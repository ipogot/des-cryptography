==> flow/design.v <==
module feistel_cycles #(parameter CIPHER_WIDTH = 64,
                        parameter FEISTEL_WIDTH = 32
)
(
    input wire clk,
    input wire rst,
    input wire [CIPHER_WIDTH - 1 : 0] in_data,
    input wire [FEISTEL_WIDTH - 1 : 0] feistel_res,
    output wire [FEISTEL_WIDTH - 1 : 0] r_feist_data,
	output wire [CIPHER_WIDTH - 1 : 0] transp_data
);
    reg [4 : 0] cycle_counter;
    reg [31 : 0] left_bits;
    reg [31 : 0] right_bits;
    always@(posedge clk)
    begin 
        if(rst)
        begin
            cycle_counter <= 0;
        end
        else if (cycle_counter == 15)
        begin
            cycle_counter <=  0;
        end
        else
        begin
            cycle_counter <= cycle_counter + 1;
        end
    end
    always@(posedge clk)
    begin
        if(rst)
        begin
            left_bits <= 0;
        end
        else
        begin
            if(cycle_counter == 0)
            begin 
                left_bits <= in_data[CIPHER_WIDTH - 1 : 32];
            end
            else 
            begin
                left_bits <= right_bits;   
            end
        end
    end
    always@(posedge clk)
    begin
        if(rst)
        begin
            right_bits <= 0;
        end
        else
        begin
            if(cycle == 0)
            begin
                right_bits <= in_data[31 : 0];
            end
            else
            begin
                right_bits <= left_bits ^ feistel_res;
            end
        end
    end
    always@(posedge clk)
    begin
        if(cycle != 15)
        begin
            r_feist_data <= right_bits;
        end
    end
endmodule   
# Tool chain data of feistel_cycles
# Tool output for the design above, in the order of the flow.
# Lines are those of the file above, counted from 1.
# Operators: Yosys type, input widths -> output width; for muxes data width and select width s.
# Library cell names are shortened.
# The mark -- stands for no value.
dict set report design {
  design {feistel_cycles}
  clock_port {clk}
  lib {sky130hd}
  pvt_corner {tt_025C_1v80}
}

# After elaboration
# Counts by Yosys on the flattened word-level netlist (proc, flatten, opt, wreduce; memories kept). Register bits leave out memories and registers merged into their read ports (data or address); mux counts leave out enables and synchronous resets folded into registers. Print and check cells are left out. Cells with the same type and inputs are merged into one.
dict set report word_totals {
  regBits 101
  input_bits 98
  output_inout_bits 96
  elab_cells 11
}
dict set report classes {
  add_sub_neg 1
  n_eq 1
  n_mux 2
  n_logic 1
  reduce_and_logical 2
}
# operator count
set op_table {}
lappend op_table {{$mux 32} 2}
lappend op_table {{$xor 32x32->32} 1}
lappend op_table {{$add 5x1->5 const B} 1}
lappend op_table {{$eq 5x4->1 const B} 1}
lappend op_table {{$logic_not 5->1} 1}
lappend op_table {{$reduce_or 2->1} 1}

# Logic depth
# Longest topological path by Yosys (ltp), each cell counted once; first at word level (registers and memories cut), then after technology mapping (sequential cells cut; the memories' decode and read muxes count).
dict set report depth {
  word_depth 2
  ABC_AREA 0
  depth_mapped 2
}

# Synthesis result
# The flow's flattened synthesis, as Yosys stat reports it; memories are mapped. The netlist is that of the ABC_AREA named above (0 if unset); the other value can give another one.
# The area totals of this step are shown rounded.
dict set report synth_totals {
  cells 164
  synth_area_um2 1990
  seqArea_um2 1280
  ffs 64
}
# cell_type count area_total_um2
set by_type {}
lappend by_type {dfxtp_1 64 1.28E+03}
lappend by_type {buf_4 67 502.982}
lappend by_type {nor2b_1 32 200.192}
lappend by_type {conb_1 1 3.754}

# Worst setup path after synthesis
# Source: OpenSTA report_checks on the synthesized netlist (no wires, ideal clock, input and output delay 20% of the period each), path of least setup slack; recovery checks are left aside. Register names are those of the netlist, which keeps one name where synthesis merged equal registers.
dict set report synth_path {
  kind {register to output}
  from {register r_feist_data[0]}
  to {output r_feist_data[0]}
  tclk_ns 0.457
  out_delay_ns 0.091
  arrival_time_ns 0.331
  slack_ns 0.035
  delay_ns 0.331
  path_stages 1
  path_buffers 0
  period_less_setup_slack_ns 0.422
}
# "delay_ns" is the arrival time less input delay plus setup time.
# A path that ends at an output port has no setup time.
# "path_stages" counts driving pins, that of a launching flip-flop among them; a cell with two outputs on the path counts twice.
# "period_less_setup_slack_ns" is the clock period less the worst setup slack; recovery checks do not enter. This is arithmetic on one report: input and output delays are still those of the set period (20% each).
dict set report synth_between {
  path_cell_list {dfxtp_1}
  elab_chain_len 0
}
# item line
set synth_lines {}
lappend synth_lines {{from (decl)} 9} ;# output wire [FEISTEL_WIDTH - 1 : 0] r_feist_data,
lappend synth_lines {{from (assign)} 70} ;# r_feist_data <= right_bits;
lappend synth_lines {{to (decl)} 9}

# Worst path after layout
# From the final timing report of entry A: the path of least setup slack in the routed layout; clock arrival at registers is part of the times.
dict set report layout_path {
  kind {register to output}
  from {register r_feist_data[9]}
  to {output r_feist_data[9]}
  tclk_ns 0.46
  out_delay_ns 0.09
  arrival_time_ns 0.77
  slack_ns -0.40
  path_stages 2
  path_buffers 1
}
dict set report layout_between {
  path_cell_list {dfxtp_2 buf_6}
  elab_chain_len 0
}
# item line
set layout_lines {}
lappend layout_lines {{from (decl)} 9} ;# output wire [FEISTEL_WIDTH - 1 : 0] r_feist_data,
lappend layout_lines {{from (assign)} 70} ;# r_feist_data <= right_bits;
lappend layout_lines {{to (decl)} 9}

# Top module feistel_cycles; platform sky130hd; tools Yosys and OpenROAD; 2 stored runs in no particular order. Input and output delays are each 20% of the period that was set; the output load is 0.01 pF.
# "achievedPeriod_ns" = clock period - worst setup slack. The figure is calculated, with input and output delays left at 20% of the set period.
# "worst_path_ns" = time allowed to the worst setup path (clock period - input delay - output delay, where it has them) - its slack; a late launch clock adds to it, a late capture clock takes from it.
# "power_total_uw" is the tool's figure for a default switching activity; nothing was simulated.
# Values from the reports are rounded here.
run="entry A" settings period_ns=0.46 CORE_UTILIZATION=50 CAP_MARGIN=20 CORE_MARGIN=2 SLEW_MARGIN=20
run="entry A" results yosys.chip_area_um2=1990 die_um2=4500 final_stdcell_area_um2=2630 util_frac=0.703 setup_worst_slack_ns=-0.399 tns_ns=-12.3 worst_hold_slack_ns=0.295 power_total_uw=12200 achievedPeriod_ns=0.859 worst_path_ns=0.77 critical_path_kind="register to output"
run="entry B" settings period_ns=0.303 CORE_UTILIZATION=36 PLACE_DENSITY_LB_ADDON=0.11 CORE_ASPECT_RATIO=0.53 CORE_MARGIN=10 GPL_ROUTABILITY_DRIVEN=1 CTS_CLUSTER_SIZE=88 SLEW_MARGIN=20 MAX_ROUTING_LAYER="met4" CAP_MARGIN=20
run="entry B" results yosys.chip_area_um2=1990 die_um2=9050 final_stdcell_area_um2=2740 util_frac=0.521 setup_worst_slack_ns=-0.517 tns_ns=-19.3 worst_hold_slack_ns=0.048 power_total_uw=17300 achievedPeriod_ns=0.820 worst_path_ns=0.76 critical_path_kind="register to output"
